==> flow/design.v <==
`timescale 1ns / 1ps
module ButtonDebounce
    #(
        parameter NR_OF_CLKS=4096,
        localparam COUNTER_WIDTH=(NR_OF_CLKS >= 'h100000 ? 20 : 
     NR_OF_CLKS >= 'h80000 ? 19 : 
     NR_OF_CLKS >= 'h40000 ? 18 : 
     NR_OF_CLKS >= 'h20000 ? 17 : 
     NR_OF_CLKS >= 'h10000 ? 16 : 
     NR_OF_CLKS >= 'h8000 ? 15 : 
     NR_OF_CLKS >= 'h4000 ? 14 : 
     NR_OF_CLKS >= 'h2000 ? 13 : 
     NR_OF_CLKS >= 'h1000 ? 12 : 
     NR_OF_CLKS >= 'h800 ? 11 : 
     NR_OF_CLKS >= 'h400 ? 10 : 
     NR_OF_CLKS >= 'h200 ? 9 : 
     NR_OF_CLKS >= 'h100 ? 8 : 
     NR_OF_CLKS >= 'h80 ? 7 : 
     NR_OF_CLKS >= 'h40 ? 6 : 
     NR_OF_CLKS >= 'h20 ? 5 : 
     NR_OF_CLKS >= 'h10 ? 4 : 
     NR_OF_CLKS >= 'h8 ? 3 : 
     NR_OF_CLKS >= 'h4 ? 2 : 1)
    )
    (
        input wire clk,
        input wire sig,
        output wire pls
    );
    reg [COUNTER_WIDTH-1:0] counter = {COUNTER_WIDTH{1'b0}};
    reg lastSig = 1'b0;
    reg stable = 1'b0;
    reg lastStable = 1'b0;
    assign pls = ((lastStable == 1'b0) && (stable == 1'b1)) ? 1'b1 : 1'b0;
    always @(posedge clk)
    begin
        if (sig == lastSig)
        begin
            if (counter == NR_OF_CLKS-1)
                stable <= lastSig;
            else
                counter <= counter + 1'b1;
        end
        else
        begin
            counter <= {COUNTER_WIDTH{1'b0}};
            lastSig <= sig;
        end
    end
    always @(posedge clk)
    begin
        lastStable <= stable;
    end
endmodule
`timescale 1ns / 1ps
module directconnection(
	input wire clk,
   input wire [7:0] sw,
	input wire [4:0] btn,
   output wire [7:0] Led,
	output wire [7:0] seg,
	output wire [3:0] an
   );
	wire add;
	wire sub;
	wire mul;
	wire div;
	wire rst;
	wire [6:0] inp;
	reg [15:0] cnt;
	assign inp = sw;
	assign Led = sw;
	LedDriver Display(.clk(clk), .value(cnt), .enable(4'b1111), .bcd(sw[7]), .SSEG_CA(seg), .SSEG_AN(an));
	ButtonDebounce add_button_debounce(.clk(clk), .sig(btn[0]), .pls(add));
	ButtonDebounce sub_button_debounce(.clk(clk), .sig(btn[4]), .pls(sub));
	ButtonDebounce mul_button_debounce(.clk(clk), .sig(btn[2]), .pls(mul));
	ButtonDebounce div_button_debounce(.clk(clk), .sig(btn[3]), .pls(div));
	ButtonDebounce rst_button_debounce(.clk(clk), .sig(btn[1]), .pls(rst));
	always @(posedge clk)
	begin
		if (add == 1'b1) 
			cnt <= cnt + inp;
		else if (sub == 1'b1)
			cnt <= cnt - inp;
		else if (mul == 1'b1)
			cnt <= cnt * inp;
		else if (div == 1'b1)
			cnt <= cnt / inp;
		else if (rst == 1'b1)
			cnt <= 15'b0;
	end
endmodule
`timescale 1ns / 1ps
module hex2bcd(sys_clk, HexIn, BCD_out, busy);
        input [15:0] HexIn;     
    input sys_clk;
    output reg [15:0] BCD_out = 0;
        output reg busy = 0;
       reg [3:0] digit0, digit1, digit2, digit3;
       wire carry0, carry1, carry2;
       reg [4:0] counter =0;
       assign carry0=(digit0>4);
       assign carry1=(digit1>4);
       assign carry2=(digit2>4);
       always @(posedge sys_clk) begin
              if (counter==0) begin
                     digit0<=0;
                     digit1<=0;
                     digit2<=0;
                     digit3<=0;
                     busy <= 1'b1;
                     counter <= counter + 1;
              end
              else if (counter<17) begin
                if (carry0)
                           digit0<={digit0-5,HexIn[16-counter]};
                else
                           digit0<={digit0[2:0],HexIn[16-counter]};
                if (carry1)
                           digit1<={digit1-5,carry0};
                else
                           digit1<={digit1[2:0],carry0};
                if (carry2)
                           digit2<={digit2-5,carry1};
                else
                           digit2<={digit2[2:0],carry1};
                digit3<={digit3[2:0],carry2};
                counter <= counter + 1;
              end 
              else if (counter == 17 ) begin
                     if( HexIn < 10000 )  
                           BCD_out <= {digit3,digit2,digit1,digit0};  
                     else
                           BCD_out <= 16'h9999;  
                     busy <= 1'b0;
                           counter <= 0;
              end
       end
endmodule
module LedDriver(input clk,
                 input [15:0] value,
                 input [3:0] enable,
					  input bcd,
                 output reg [7:0] SSEG_CA,
                 output reg [3:0] SSEG_AN);
  reg [1:0] state;
  reg [3:0] digit;
  reg [16:0] timer;
  wire [15:0] BCD_out;
  hex2bcd MyHex2BCD(clk, value, BCD_out, busy);
  always @(posedge clk) begin
    timer <= timer + 1;
    if (timer == 20000) begin
      timer <= 0;
      state <= state + 1;
    end
    case (state)
    0: begin SSEG_AN <= enable[0] ? 8'b11111110 : 8'b11111111; digit = bcd ? BCD_out[3:0] : value[3:0];  end
    1: begin SSEG_AN <= enable[1] ? 8'b11111101 : 8'b11111111; digit = bcd ? BCD_out[7:4] : value[7:4];  end
    2: begin SSEG_AN <= enable[2] ? 8'b11111011 : 8'b11111111; digit = bcd ? BCD_out[11:8] : value[11:8]; end
    3: begin SSEG_AN <= enable[3] ? 8'b11110111 : 8'b11111111; digit = bcd ? BCD_out[15:12] : value[15:12];end
    endcase
    case (digit)
    0: SSEG_CA  <= 8'b11000000;
    1: SSEG_CA  <= 8'b11111001;
    2: SSEG_CA  <= 8'b10100100;
    3: SSEG_CA  <= 8'b10110000;
    4: SSEG_CA  <= 8'b10011001;
    5: SSEG_CA  <= 8'b10010010;
    6: SSEG_CA  <= 8'b10000010;
    7: SSEG_CA  <= 8'b11111000;
    8: SSEG_CA  <= 8'b10000000;
    9: SSEG_CA  <= 8'b10010000;
    10: SSEG_CA <= 8'b10001000;  
    11: SSEG_CA <= 8'b10000011;  
    12: SSEG_CA <= 8'b10100111;  
    13: SSEG_CA <= 8'b10100001;  
    14: SSEG_CA <= 8'b10000110;  
    15: SSEG_CA <= 8'b10001110;  
    endcase
  end
endmodule
# [Step by step through the tools: directconnection]
# The steps from the RTL of directconnection to its reports follow in flow order.
# Lines are those of the file above, counted from 1.
# Operators: Yosys type, input widths -> output width; for muxes data width and select width s.
# A cell with n/a has no value.
[inputs] top="directconnection" clock_port="clk" lib="sky130hd" corner="tt_025C_1v80"

# [Elaborated design]
# Source: Yosys, flattened and elaborated, memories not mapped. Widths are those after wreduce. Registers that Yosys merges into a memory's read port (data or address) are not register bits. Print and check cells do not count. Equal cells are merged and count once.
# Memory sizes are those after Yosys's memory passes, which may raise the word count (mostly to a power of two), join words into wider ones and drop unused or constant bits.
[op_classes] n_addsub=14 n_mul=1 div=1 n_cmp=5 eq_ne=15 shifts=1 n_mux=22 n_logic=7 reduce_logical=15
[ops] operator="$div 16x7->16" count=1
[ops] operator="$mul 16x7->16" count=1
[ops] operator="$mux 16" count=5
[ops] operator="$add 12x1->12 const B" count=5
[ops] operator="$eq 12x12->1 const B" count=5
[ops] operator="$pmux 4 s4" count=2
[ops] operator="$mux 4" count=7
[ops] operator="$add 17x1->17 const B" count=1
[ops] operator="$eq 17x15->1 const B" count=1
[ops] operator="$lt 16x14->1 const B" count=1
[ops] operator="$shiftx 16x6->1" count=1
[ops] operator="$add 16x7->16" count=1
[ops] operator="$sub 16x7->16" count=1
[ops] operator="$mux 5" count=3
[ops] operator="$gt 4x3->1 const B" count=3
[ops] operator="$reduce_and 2->1" count=5
[ops] operator="$sub 3x3->3 const B" count=3
[ops] operator="$not 1->1" count=7
[ops] operator="$sub 5x5->6 const A" count=1
[ops] operator="$eq 1x1->1" count=5
[ops] operator="$logic_and 1x1->1" count=5
[ops] operator="$add 5x1->5 const B" count=1
[ops] operator="$lt 5x5->1 const B" count=1
[ops] operator="$eq 5x5->1 const B" count=1
[ops] operator="$logic_not 5->1" count=1
[ops] operator="$reduce_bool 5->1" count=1
[ops] operator="$mux 1" count=5
[ops] operator="$eq 2x2->1 const B" count=2
# Not listed: further kinds 5, cells in them 5.
[word_totals] reg_bits=159 latch_bits=0 mem_bits_rw=0 mem_bits_ro=112 clocked_rd_ports_x_width=7 mem_count=1 in_bits=14 output_inout_bits=20 word_cells=113
[memory_table] name="(no name shown)" words=16 width=7 rd=1 write_ports=0 line_no=163 text="case (digit)"

# [Logic depth]
# Depth = most cells in a row (Yosys ltp): at word level without a register or memory, in the mapped netlist without a sequential cell, where the memories' decode and read muxes count.
[depth] ltp_word=8 abc_area=1 depth_mapped=203 depth_no_buf=196

# [Synthesis result]
# Yosys stat after the flow's synthesis: flattened, memories mapped to cells. It holds for the ABC_AREA given above (unset counts as 0); a run with the other value may have another netlist.
[synth_totals] cell_count=2326 mapped_area_um2=16228.1 seq_area_um2=3653.5 flip_flops=158 n_buf=68
[by_type] cell="sky130_fd_sc_hd__dfxtp_1" count=109 area_total_um2=2.18E+03
[by_type] cell="sky130_fd_sc_hd__ha_1" count=158 area_total_um2=1.98E+03
[by_type] cell="sky130_fd_sc_hd__nand2_1" count=493 area_total_um2=1.85E+03
[by_type] cell="sky130_fd_sc_hd__inv_1" count=398 area_total_um2=1.49E+03
[by_type] cell="sky130_fd_sc_hd__edfxtp_1" count=49 area_total_um2=1.47E+03
[by_type] cell="sky130_fd_sc_hd__fa_1" count=54 area_total_um2=1.08E+03
[by_type] cell="sky130_fd_sc_hd__o21ai_0" count=160 area_total_um2=800.768
[by_type] cell="sky130_fd_sc_hd__nand3_1" count=141 area_total_um2=705.677
[by_type] cell="sky130_fd_sc_hd__nor2_1" count=165 area_total_um2=619.344
[by_type] cell="sky130_fd_sc_hd__xor2_1" count=64 area_total_um2=560.538
[by_type] cell="sky130_fd_sc_hd__a21oi_1" count=95 area_total_um2=475.456
[by_type] cell="sky130_fd_sc_hd__xnor2_1" count=41 area_total_um2=359.094
[by_type] cell="sky130_fd_sc_hd__nand4_1" count=35 area_total_um2=218.96
[by_type] cell="sky130_fd_sc_hd__clkbuf_1" count=51 area_total_um2=191.434
[by_type] cell="sky130_fd_sc_hd__o22ai_1" count=26 area_total_um2=162.656
[by_type] cell="sky130_fd_sc_hd__nand3_2" count=16 area_total_um2=160.154
[by_type] cell="sky130_fd_sc_hd__nor3_1" count=32 area_total_um2=160.154
[by_type] cell="sky130_fd_sc_hd__nand3_4" count=6 area_total_um2=105.101
# Other cell types: 43; their cells: 233.

# [Path before layout]
# OpenSTA on the mapped netlist: ideal clock, no wires. The path of least setup slack (recovery checks aside). Input and output delay are each 20% of the period. Register names are those of the netlist, which keeps one name where synthesis merged equal registers.
[synth_path] path_kind="input to register" from="in sw[0]" to="reg cnt[0]" period_ps=38000 in_delay_ps=7600 setup_time_ps=257 t_first_pin_ps=7600 t_arrival_ps=31556 required_time_ps=37743 setup_slack_ps=6186 delay_ps=24213 path_stages=195 path_buffers=7 synth_period_reached_ps=31814
# "delay_ps" is the arrival time less input delay plus setup time.
# "path_stages": output pins that drive a net of the path, with the launching flip-flop's if there is one; two outputs of one cell count as two.
# "synth_period_reached_ps" is the clock period less the worst setup slack; recovery checks do not enter. This is arithmetic on one report: input and output delays are still those of the set period (20% each).
# The rows between start and end are the longest chain of elaborated cells between them; the timing report does not say that the signal goes this way. Where chains are equally long, one stands for them.
# Each line given opens the expression or statement behind the cell; cells for indexed reads and writes are added by Yosys, which also makes memories of some case tables.
# At most two assigning lines are given for a register; there are more.
[synth_via] path_cell_list="sky130_fd_sc_hd__clkbuf_1 sky130_fd_sc_hd__inv_1 sky130_fd_sc_hd__ha_1 sky130_fd_sc_hd__o21ai_1 sky130_fd_sc_hd__inv_1 sky130_fd_sc_hd__nand3_1 sky130_fd_sc_hd__nand2_1 sky130_fd_sc_hd__ha_1 sky130_fd_sc_hd__o21ai_1 sky130_fd_sc_hd__nand2_1 sky130_fd_sc_hd__nand3_1 sky130_fd_sc_hd__nand2_1 sky130_fd_sc_hd__ha_1 sky130_fd_sc_hd__nand2_1 sky130_fd_sc_hd__nand3_2 sky130_fd_sc_hd__nand2_1 sky130_fd_sc_hd__nand2_2 sky130_fd_sc_hd__nand2_2 [... 159 more ...] sky130_fd_sc_hd__nand2_1 sky130_fd_sc_hd__o21ai_0 sky130_fd_sc_hd__ha_1 sky130_fd_sc_hd__a21boi_0 sky130_fd_sc_hd__o21a_1 sky130_fd_sc_hd__o21a_1 sky130_fd_sc_hd__o21a_1 sky130_fd_sc_hd__o21a_1 sky130_fd_sc_hd__o21ai_0 sky130_fd_sc_hd__o2111ai_1 sky130_fd_sc_hd__a21oi_1 sky130_fd_sc_hd__nand2_1 sky130_fd_sc_hd__nor2_1 sky130_fd_sc_hd__nand3_1 sky130_fd_sc_hd__nor2_1 sky130_fd_sc_hd__nand2_1 sky130_fd_sc_hd__nand2_1 sky130_fd_sc_hd__a21oi_1" elab_chain_cells=5 cells_between=8 cone_lines=8 classes_between="add/sub (2); mul (1); div (1); mux (4)"
[synth_lines] item="from (decl)" line_no=58 text="input wire [7:0] sw,"
[synth_lines] item="$div 16x7->16" line_no=88 text="cnt <= cnt / inp;"
[synth_lines] item="$mux 16" line_no=87 text="else if (div == 1'b1)"
[synth_lines] item="$mux 16" line_no=85 text="else if (mul == 1'b1)"
[synth_lines] item="$mux 16" line_no=83 text="else if (sub == 1'b1)"
[synth_lines] item="$mux 16" line_no=81 text="if (add == 1'b1)"
[synth_lines] item="to (assign)" line_no=82 text="cnt <= cnt + inp;"
[synth_lines] item="to (assign)" line_no=84 text="cnt <= cnt - inp;"
[synth_lines] item="to (decl)" line_no=70 text="reg [15:0] cnt;"

# [Path in the finished layout]
# Path of least setup slack in the final report of flow run B (OpenROAD, finished layout, wires in). Where an end is a register, its clock arrival counts in the times.
# The path's times are printed in steps of 10 ps; the period is the one set.
[layout_path] path_kind="input to register" from="in sw[1]" to="reg cnt[0]" period_ps=42700 in_delay_ps=8540 setup_time_ps=240 t_first_pin_ps=8540 t_arrival_ps=41210 required_time_ps=42890 setup_slack_ps=1680 path_stages=188 path_buffers=3
# The rows between start and end are the longest chain of elaborated cells between them; the timing report does not say that the signal goes this way. Where chains are equally long, one stands for them.
# At most two assigning lines are given for a register; there are more.
[layout_via] path_cell_list="sky130_fd_sc_hd__clkdlybuf4s50_1 sky130_fd_sc_hd__buf_4 sky130_fd_sc_hd__inv_2 sky130_fd_sc_hd__o21ai_1 sky130_fd_sc_hd__o21ai_1 sky130_fd_sc_hd__nand2_1 sky130_fd_sc_hd__ha_1 sky130_fd_sc_hd__o21ai_1 sky130_fd_sc_hd__nand2_1 sky130_fd_sc_hd__nand2_2 sky130_fd_sc_hd__clkinv_1 sky130_fd_sc_hd__nand3_1 sky130_fd_sc_hd__nand2_1 sky130_fd_sc_hd__ha_1 sky130_fd_sc_hd__nand2_1 sky130_fd_sc_hd__nand2_2 sky130_fd_sc_hd__nand2_2 sky130_fd_sc_hd__nand2_1 [... 152 more ...] sky130_fd_sc_hd__nand2_1 sky130_fd_sc_hd__o21ai_0 sky130_fd_sc_hd__ha_1 sky130_fd_sc_hd__a21boi_0 sky130_fd_sc_hd__o21a_1 sky130_fd_sc_hd__o21a_1 sky130_fd_sc_hd__o21a_1 sky130_fd_sc_hd__o21a_1 sky130_fd_sc_hd__o21ai_0 sky130_fd_sc_hd__o2111ai_1 sky130_fd_sc_hd__a21oi_1 sky130_fd_sc_hd__nand2_1 sky130_fd_sc_hd__nor2_1 sky130_fd_sc_hd__nand3_1 sky130_fd_sc_hd__nor2_1 sky130_fd_sc_hd__nand2_1 sky130_fd_sc_hd__nand2_1 sky130_fd_sc_hd__a21oi_1" elab_chain_cells=5 cells_between=5 cone_lines=5 classes_between="div (1); mux (4)"
[layout_lines] item="from (decl)" line_no=58 text="input wire [7:0] sw,"
[layout_lines] item="$div 16x7->16" line_no=88 text="cnt <= cnt / inp;"
[layout_lines] item="$mux 16" line_no=87 text="else if (div == 1'b1)"
[layout_lines] item="$mux 16" line_no=85 text="else if (mul == 1'b1)"
[layout_lines] item="$mux 16" line_no=83 text="else if (sub == 1'b1)"
[layout_lines] item="$mux 16" line_no=81 text="if (add == 1'b1)"
[layout_lines] item="to (assign)" line_no=82 text="cnt <= cnt + inp;"
[layout_lines] item="to (assign)" line_no=84 text="cnt <= cnt - inp;"
[layout_lines] item="to (decl)" line_no=70 text="reg [15:0] cnt;"

Lab notebook: directconnection

Settings and measured results of 2 stored flow runs for module directconnection (sky130hd), not sorted in any way. The constraints put input and output delay at 20% of the set period each and load the outputs with 0.01 pF.
By "achieved_period_ps" is meant the clock period of the run minus its worst setup slack. This is arithmetic on one report: input and output delays are still those of the set period (20% each).
"worst_setup_path_time_ps": the worst setup path's part of the clock period (all of it between registers, 20% less for each end at a port) less its slack. A launch clock that arrives late makes it longer, a capture clock that arrives late makes it shorter.
"worst_setup_path_time_ps" is given in steps of 10 ps.

[flow] flow run A: files
==> flow/run.sh <==
#!/bin/bash
# the make line also repeats the synthesis and layout settings of config.mk as NAME=value (left out here)
make -C /OpenROAD-flow-scripts/flow DESIGN_CONFIG=/design/flow/config.mk WORK_HOME=/design/flow/orfs CLKGATE_MAP_FILE= finish
==> flow/config.mk <==
export PLATFORM = sky130hd
export DESIGN_NAME = directconnection
export DESIGN_NICKNAME = directconnection
export VERILOG_FILES = /design/flow/design.v
export SDC_FILE = /design/flow/constraint.sdc
export NUM_CORES = 4
export LEC_CHECK = 0
export ABC_AREA = 1
export CAP_MARGIN = 40
export CELL_PAD_IN_SITES_GLOBAL_PLACEMENT = 2
export CORE_ASPECT_RATIO = 0.62
export CORE_MARGIN = 5
export CORE_UTILIZATION = 63
export CTS_CLUSTER_DIAMETER = 121
export GPL_ROUTABILITY_DRIVEN = 1
export GPL_TIMING_DRIVEN = 1
export PLACE_DENSITY_LB_ADDON = 0.17
export SETUP_SLACK_MARGIN = 5.0
export SLEW_MARGIN = 20
==> flow/constraint.sdc <==
create_clock -name core_clock -period 77.0 [get_ports {clk}]
set_input_delay 15.4000 -clock core_clock [delete_from_list [all_inputs] [get_ports {clk}]]
set_output_delay 15.4000 -clock core_clock [all_outputs]
set_load 0.01 [all_outputs]

[flow] flow run A: unfinished; error FLW-0024 in placement

[flow] flow run B: files
==> flow/run.sh <==
#!/bin/bash
# the make line also repeats the synthesis and layout settings of config.mk as NAME=value (left out here)
make -C /OpenROAD-flow-scripts/flow DESIGN_CONFIG=/design/flow/config.mk WORK_HOME=/design/flow/orfs CLKGATE_MAP_FILE= finish
==> flow/config.mk <==
export PLATFORM = sky130hd
export DESIGN_NAME = directconnection
export DESIGN_NICKNAME = directconnection
export VERILOG_FILES = /design/flow/design.v
export SDC_FILE = /design/flow/constraint.sdc
export NUM_CORES = 4
export LEC_CHECK = 0
export ABC_AREA = 1
export CAP_MARGIN = 35
export CELL_PAD_IN_SITES_DETAIL_PLACEMENT = 2
export CORE_ASPECT_RATIO = 0.66
export CORE_MARGIN = 2
export CORE_UTILIZATION = 24
export CTS_CLUSTER_DIAMETER = 331
export GPL_TIMING_DRIVEN = 1
export MIN_ROUTING_LAYER = met2
export SLEW_MARGIN = 30
==> flow/constraint.sdc <==
create_clock -name core_clock -period 42.7 [get_ports {clk}]
set_input_delay 8.5400 -clock core_clock [delete_from_list [all_inputs] [get_ports {clk}]]
set_output_delay 8.5400 -clock core_clock [all_outputs]
set_load 0.01 [all_outputs]

[flow] flow run B: metrics
[metrics] layout_stdcell_area_um2 = 18181.2
[metrics] final_setup_tns_ps = 0
[metrics] fin_util_frac = 0.272
[metrics] achieved_period_ps = 41022
[metrics] synth_area_um2 = 16228.1
[metrics] hold_ws_ps = 397
[metrics] worst_setup_path_time_ps = 32480
[metrics] critical_path_type = input to register
[metrics] worstSetupSlack_ps = 1678
[metrics] total_die_area_um2 = 69757.1
